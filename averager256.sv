==> flow/design.v <==
module averager256
#(parameter int  
     N    = 8,    
     bits = 11)   
  (input  logic          clk,
                         EN,      
                         reset_n,
   input  logic [bits:0] Din,      
   output logic [bits:0] Q);       
  logic [bits:0] REG_ARRAY [2**N:0];                                             
  logic [2*bits:0] sum = 0;  
  always_ff @(posedge clk, negedge reset_n) 
  begin
    if(!reset_n) begin
      for(int i = 0; i < 2**N+1; i++)  
        REG_ARRAY[i] <= 0;
      Q <= 0;
		sum <= 0;
    end
    else if(EN) begin
	 for(int i = 0; i < 2**N; i++)  
		REG_ARRAY[i+1] <= REG_ARRAY[i];  
	REG_ARRAY[0] <= Din;  
	sum <= sum + REG_ARRAY[0] - REG_ARRAY[2**N];  
	Q <= sum/2**N;  
  end
 end
endmodule   
* Step by step through the tools: averager256 *
What the tools print for averager256, step after step.
Line numbers count from 1 in the design file above.
Cell names lack the library's common part.
The mark - stands for no value.

inputs
  design top = averager256
  clock port = clk
  standard-cell library = sky130hd
  library corner = tt_025C_1v80

* After elaboration *
Yosys after proc, flatten, opt, wreduce and memory -nomap, before mapping. Enables and synchronous resets that opt folds into registers are not counted as muxes. Print and check cells are not counted. Equal cells are merged and count once.

storage and ports
  input port bits = 15
  output and inout bits = 12
  bits in registers = 3119
  cells after elaboration = 261

cells by class
  add/subtract/negate cells = 2

operators with widths
  cell                                            number
  23-bit by 12-bit adder with 23-bit output       1
  23-bit by 12-bit subtractor with 23-bit output  1

* Logic depth *
Depth = most cells in a row (Yosys ltp): at word level without a register or memory, in the mapped netlist without a sequential cell, where the memories' decode and read muxes count.

depth
  word-level depth = 2
  ABC_AREA = 0
  mapped depth = 11
  depth with buffers taken out = 11

* Synthesis result *
Source: synth_stat.txt of the flow (Yosys; design flattened, memories mapped). It holds for the ABC_AREA given above (unset counts as 0); a run with the other value may have another netlist.

cell types
  cell type  number  area in all (um^2)
  dfrtp_1    3116    7.8E+04
  mux2_2     3085    3.47E+04
  buf_2      302     1511.45
  ha_1       20      250.24
  fa_1       12      240.23
  inv_1      57      213.955
  clkbuf_1   49      183.926
  o21ai_0    24      120.115
  nand2_1    28      105.101
  a21oi_1    15      75.072
  xnor2_1    8       70.067
  a21o_1     9       67.565
  nor2_1     11      41.29
  a211oi_1   5       37.536
  mux2i_1    3       30.029
  nand3_1    6       30.029
  o21a_1     4       30.029
  o21ai_1    6       30.029

Other cell types: 38; their cells: 59.

mapped netlist
  mapped cells = 6819
  cell area after synthesis = 116205.2 um^2
  buffers = 354
  sequential area = 77974.8 um^2
  mapped flip-flops = 3116

* Path before layout *
Path of least setup slack by OpenSTA after synthesis, without wires, with an ideal clock, recovery checks aside; 20% of the period is set as input and as output delay. Where synthesis merged equal registers, the netlist keeps one of their names.

path post-synthesis
  kind = register to register
  start = register sum[1]
  end = register sum[8]
  setup time = 0.120 ns
  required time = 4.850 ns
  launch time at the first pin = 0.000 ns
  path buffers = 0
  arrival = 2.698 ns
  path delay = 2.818 ns
  stages on the path = 11
  period = 4.97 ns
  path slack = 2.152 ns
  period reached after synthesis = 2.818 ns

"path delay" is the arrival time less input delay plus setup time.
"stages on the path" counts driving pins, that of a launching flip-flop among them; a cell with two outputs on the path counts twice.
"period reached after synthesis" = period - worst setup slack (recovery checks aside). The figure is calculated, with input and output delays left at 20% of the set period.
Between the ends stands the longest chain of elaborated cells between them, by number of cells; it is not shown to be the way that was timed. Of several equally long chains one is given.
Each line given opens the expression or statement behind the cell; cells for indexed reads and writes are added by Yosys, which also makes memories of some case tables.

between the ends, post-synthesis
  cells stage by stage = dfrtp_1 inv_1 fa_1 inv_1 fa_1 a211oi_2 o21bai_1 a22o_1 o21a_1 or3_1 a31o_1
  cells in the longest elaborated chain = 2
  elaborated cells between the ends (all ways) = 2
  source lines of those cells = 1
  classes of those cells = add/sub (2)

RTL lines, path post-synthesis
  what                                            line  RTL
  start, declared                                 11    logic [2*bits:0] sum = 0;
  start, assigned                                 18    sum <= 0;
  start, assigned                                 24    sum <= sum + REG_ARRAY[0] - REG_ARRAY[2**N];
  23-bit by 12-bit adder with 23-bit output       24
  23-bit by 12-bit subtractor with 23-bit output  24
  end, assigned                                   18
  end, assigned                                   24
  end, declared                                   11

* Path in the finished layout *
Path of least setup slack in the final report of record 1 (OpenROAD, finished layout, wires in). Where an end is a register, its clock arrival counts in the times.

path post-layout
  kind = register to register
  start = register sum[2]
  end = register sum[15]
  path slack = 1.26 ns
  arrival = 3.61 ns
  required time = 4.87 ns
  period = 4.14 ns
  path buffers = 0
  stages on the path = 11
  setup time = 0.06 ns
  launch time at the first pin = 0.79 ns

Between the ends stands the longest chain of elaborated cells between them, by number of cells; it is not shown to be the way that was timed. Of several equally long chains one is given.

between the ends, post-layout
  cells stage by stage = dfrtp_1 inv_1 fa_1 inv_1 ha_2 o21ai_1 o211ai_1 nand4_1 a21boi_2 mux2_1 o221ai_1
  cells in the longest elaborated chain = 2
  elaborated cells between the ends (all ways) = 2
  source lines of those cells = 1
  classes of those cells = add/sub (2)

RTL lines, path post-layout
  what                                            line  RTL
  start, declared                                 11    logic [2*bits:0] sum = 0;
  start, assigned                                 18    sum <= 0;
  start, assigned                                 24    sum <= sum + REG_ARRAY[0] - REG_ARRAY[2**N];
  23-bit by 12-bit adder with 23-bit output       24
  23-bit by 12-bit subtractor with 23-bit output  24
  end, assigned                                   18
  end, assigned                                   24
  end, declared                                   11

Appendix: measured runs

2 stored runs of averager256 in the flow (synthesis by Yosys, layout by OpenROAD, sky130hd cells), in arbitrary order. Constraints: input delay and output delay 20% of the set period each, output load 0.01 pF.
"achieved clock period (ns)" is the run's clock period less its worst setup slack. It is reckoned from that one timing run; input and output delays stay at 20% of the period that was set.
"worst setup path time (ns)": the worst setup path's part of the clock period (all of it between registers, 20% less for each end at a port) less its slack. A launch clock that arrives late makes it longer, a capture clock that arrives late makes it shorter.
"finish__power__total" rests on the timing tool's default activity at the inputs, not on a simulated workload.

settings of record 1
{
  "period_ns": 4.14,
  "CORE_UTILIZATION": 62,
  "SETUP_SLACK_MARGIN": 1.16,
  "HOLD_SLACK_MARGIN": -0.02,
  "CORE_ASPECT_RATIO": 1.15,
  "CORE_MARGIN": 9,
  "CTS_CLUSTER_SIZE": 63,
  "CTS_CLUSTER_DIAMETER": 241,
  "CAP_MARGIN": 30,
  "MIN_ROUTING_LAYER": "met2",
  "SLEW_MARGIN": 20
}
report of record 1
yosys chip area after synthesis (um^2): 116205.2
finish__design__die__area: 203376.0
finish__design__instance__area__stdcell: 121421.0
finish__design__instance__utilization: 0.6548
finish__timing__setup__ws: 1.258
finish__timing__setup__tns: 0.000
finish__power__total: 4.883e-02
achieved clock period (ns): 2.882
worst setup path time (ns): 2.88
worst setup path kind: register to register

settings of record 2
{
  "period_ns": 3.74,
  "CORE_UTILIZATION": 38,
  "PLACE_DENSITY_LB_ADDON": 0.29,
  "CORE_MARGIN": 4,
  "TNS_END_PERCENT": 55,
  "ABC_AREA": 1,
  "CTS_CLUSTER_DIAMETER": 328,
  "MAX_ROUTING_LAYER": "met5",
  "CAP_MARGIN": 20,
  "SLEW_MARGIN": 20
}
report of record 2
yosys chip area after synthesis (um^2): 117365.1
finish__design__die__area: 317808.0
finish__design__instance__area__stdcell: 133551.0
finish__design__instance__utilization: 0.4356
finish__timing__setup__ws: 1.093
finish__timing__setup__tns: 0.000
finish__power__total: 7.977e-02
achieved clock period (ns): 2.647
worst setup path time (ns): 1.90
worst setup path kind: register to output
